==> flow/design.v <==
`default_nettype none
module uart_copi_if(
    input CLK,
    input RESET,
    input[7:0] INPUT_DATA_REG,
    input START_SEND_DATA,
    output SER_DATA,
    output[1:0] STATE
);
wire[1:0] state;  
wire done_ser_data;
wire ir_ser_data;
uart_copi_state_machine st(CLK, RESET, START_SEND_DATA, done_ser_data, state);
uart_copi_serializer ser(CLK, state, INPUT_DATA_REG, done_ser_data, SER_DATA);
assign STATE = state;
endmodule
module uart_copi_state_machine(
    input CLK,
    input RESET,
    input START_SEND_DATA,
    input DONE_SER_DATA,
    output[1:0] oSTATE
);
parameter RESET_STBY = 2'b00;
parameter READY = 2'b10;
parameter RUN = 2'b01;
parameter DONE = 2'b11;
reg[1:0] state;  
reg[1:0] delay_cnt;
always @(negedge CLK)begin
    if(!RESET) begin
        state <= RESET_STBY;
        delay_cnt <= 2'h2;
    end else begin
        if (delay_cnt == 0) begin
            if(DONE_SER_DATA) begin
                state <= DONE;
                delay_cnt <= 2'h2;
            end else if (state == READY) begin
                state <= RUN;
            end else if (state == RUN) begin
            end else if (START_SEND_DATA) begin
                state <= READY;
            end
        end else begin
            delay_cnt <= delay_cnt - 2'h1;
        end
    end
end
assign oSTATE = state;
endmodule
module uart_copi_serializer(
    input CLK,
    input[1:0] STATE,
    input[7:0] INPUT_DATA_REG,
    output DONE_SER_DATA,
    output SER_DATA
);
reg[4:0] data_cnt;
reg[9:0] serial_data;
reg serial_buffer;
reg done_ser_data;
parameter RESET_STBY = 2'b00;
parameter READY = 2'b10;
parameter RUN = 2'b01;
parameter DONE = 2'b11;
always @(posedge CLK) begin
    if(STATE == RESET_STBY) begin
        data_cnt <= 5'd0;
        serial_data <= 0;
        done_ser_data <= 0;
        serial_buffer <= 1;
    end else if(STATE == RUN) begin
        if(data_cnt >= 5'd1) begin
            serial_buffer <= serial_data[0];
            serial_data <= serial_data >> 1;
            data_cnt <= data_cnt - 5'd1;
        end else begin
            done_ser_data <= 1;
        end
    end else if (STATE == READY) begin
        data_cnt <= 5'd10;
        done_ser_data <= 0;
        serial_data <= {1'b1, INPUT_DATA_REG, 1'b0};  
    end else begin
        done_ser_data <= 0;
        serial_buffer <= 1;
    end
end
assign SER_DATA = serial_buffer;
assign DONE_SER_DATA = done_ser_data;
endmodule
`default_nettype wire
# From RTL to reports: uart_copi_if
# The steps from the RTL of uart_copi_if to its reports follow in flow order.
# Lines are those of the file above, counted from 1.
# Library cell names are shortened.
design:
  top_module: "uart_copi_if"
  clk_port: "CLK"
  lib: "sky130hd"
  lib_corner: "tt_025C_1v80"

# Word-level counts
# Counts by Yosys on the flattened word-level netlist (proc, flatten, opt, wreduce; memories kept). Register bits leave out memories and registers merged into their read ports (data or address). Print and check cells are left out. Cells with the same type and inputs are merged into one.
classes:
  n_shift: 0
  reduce_and_logical: 8
  n_addsub: 2
  n_div: 0
  mux: 15
  logic: 1
  compare: 1
  equal: 6
  mul: 0
ops:
  columns: ["op", "count"]
  rows:
  - ["two-way mux 10 bit", 3]
  - ["two-way mux 5 bit", 3]
  - ["two-way mux 2 bit", 6]
  - ["subtractor 5 x 1 -> 5 bit with constant B", 1]
  - ["greater-or-equal comparator 5 x 1 -> 1 bit with constant B", 1]
  - ["inequality test 2 x 1 -> 1 bit with constant B", 2]
  - ["logical NOT 2 bit", 2]
  - ["AND reduction 2 bit", 2]
  - ["inequality test 3 x 2 -> 1 bit with constant B", 1]
  - ["AND reduction 3 bit", 1]
  - ["nonzero test 3 bit", 1]
  - ["two-way mux 1 bit", 3]
  - ["subtractor 2 x 1 -> 2 bit with constant B", 1]
  - ["== test 2 x 1 -> 1 bit with constant B", 1]
  - ["== test 2 bit with constant B", 1]
  - ["inequality test 2 bit with constant B", 1]
  - ["nonzero test 2 bit", 1]
  - ["OR reduction 2 bit", 1]
  - ["NOT 1 bit", 1]
word_totals:
  clocked_rd_ports_x_width: 0
  output_inout_bits: 3
  mem_bits_ro: 0
  latch_bits: 0
  input_bits: 11
  ramBits: 0
  memories: 0
  register_bits: 21
  elab_cells: 39

# Logic depth
# Yosys ltp: most cells in a row. Word level: on the elaborated netlist, between registers, memories and ports. Mapped: between sequential cells and ports; inverters and the memories' decode and read muxes count.
depth:
  word_depth: 4
  ABC_AREA: 1
  ltp_mapped: 9
  mapped_depth_nobuf: 8

# Netlist
# The flow's flattened synthesis, as Yosys stat reports it; memories are mapped. The netlist is that of the ABC_AREA named above (0 if unset); the other value can give another one.
# Totals and module areas in this step are rounded.
synth_totals:
  sequential_area_um2: 420
  buffers: 6
  cells: 154
  mapped_area_um2: 1100
  flip_flops: 21
types:
  columns: ["cell_type", "count", "area_total_um2"]
  rows:
  - ["dfxtp_1", 21, 420.403]
  - ["nand2_1", 48, 180.173]
  - ["nand3_1", 18, 90.086]
  - ["a21oi_2", 9, 78.826]
  - ["a21oi_1", 10, 50.048]
  - ["ha_1", 4, 50.048]
  - ["inv_1", 10, 37.536]
  - ["nor2_1", 8, 30.029]
  - ["nand2_4", 2, 22.522]
  - ["buf_12", 1, 20.019]
  - ["nand2_8", 1, 20.019]
  - ["nand2_2", 3, 18.768]
  - ["buf_2", 3, 15.014]
  - ["inv_2", 4, 15.014]
  - ["o21ai_0", 3, 15.014]
  - ["nor2_2", 2, 12.512]
  - ["buf_6", 1, 11.261]
  - ["nand3_2", 1, 10.01]
# Not listed: further types 5, cells in them 5.

# Below are 2 stored runs of the flow (Yosys, OpenROAD; platform sky130hd) on uart_copi_if, each with its settings and what was measured, unordered. Constraints: input delay and output delay 20% of the set period each, output load 0.01 pF.
# "total_power_mw" rests on the timing tool's default activity at the inputs, not on a simulated workload.
# Measured values are rounded.
runs:
  - name: "flow run 1"
    settings:
      period_ns: 2.98
      CORE_UTILIZATION: 72
      PLACE_DENSITY_LB_ADDON: 0.08
      CORE_ASPECT_RATIO: 1.96
      ABC_AREA: 1
      GPL_TIMING_DRIVEN: 1
      CTS_CLUSTER_DIAMETER: 354
      MIN_ROUTING_LAYER: "met1"
      MAX_ROUTING_LAYER: "met5"
      CAP_MARGIN: 20
      CORE_MARGIN: 2
      SLEW_MARGIN: 20
    outcome: "stopped before the end: floorplanning reported PDN-0185"
  - name: "flow run 2"
    settings:
      period_ns: 1.65
      CAP_MARGIN: 20
      CORE_MARGIN: 2
      CORE_UTILIZATION: 40
      SLEW_MARGIN: 20
    results:
      tns_setup_ps: -6200
      timing.setup.ws_ps: -400
      ys_area_um2: 1100
      timing.hold.ws_ps: 480
      layout_stdcell_area_um2: 1600
      total_power_mw: 1.7
      die_area_um2: 3200
      layout_utilization_frac: 0.6
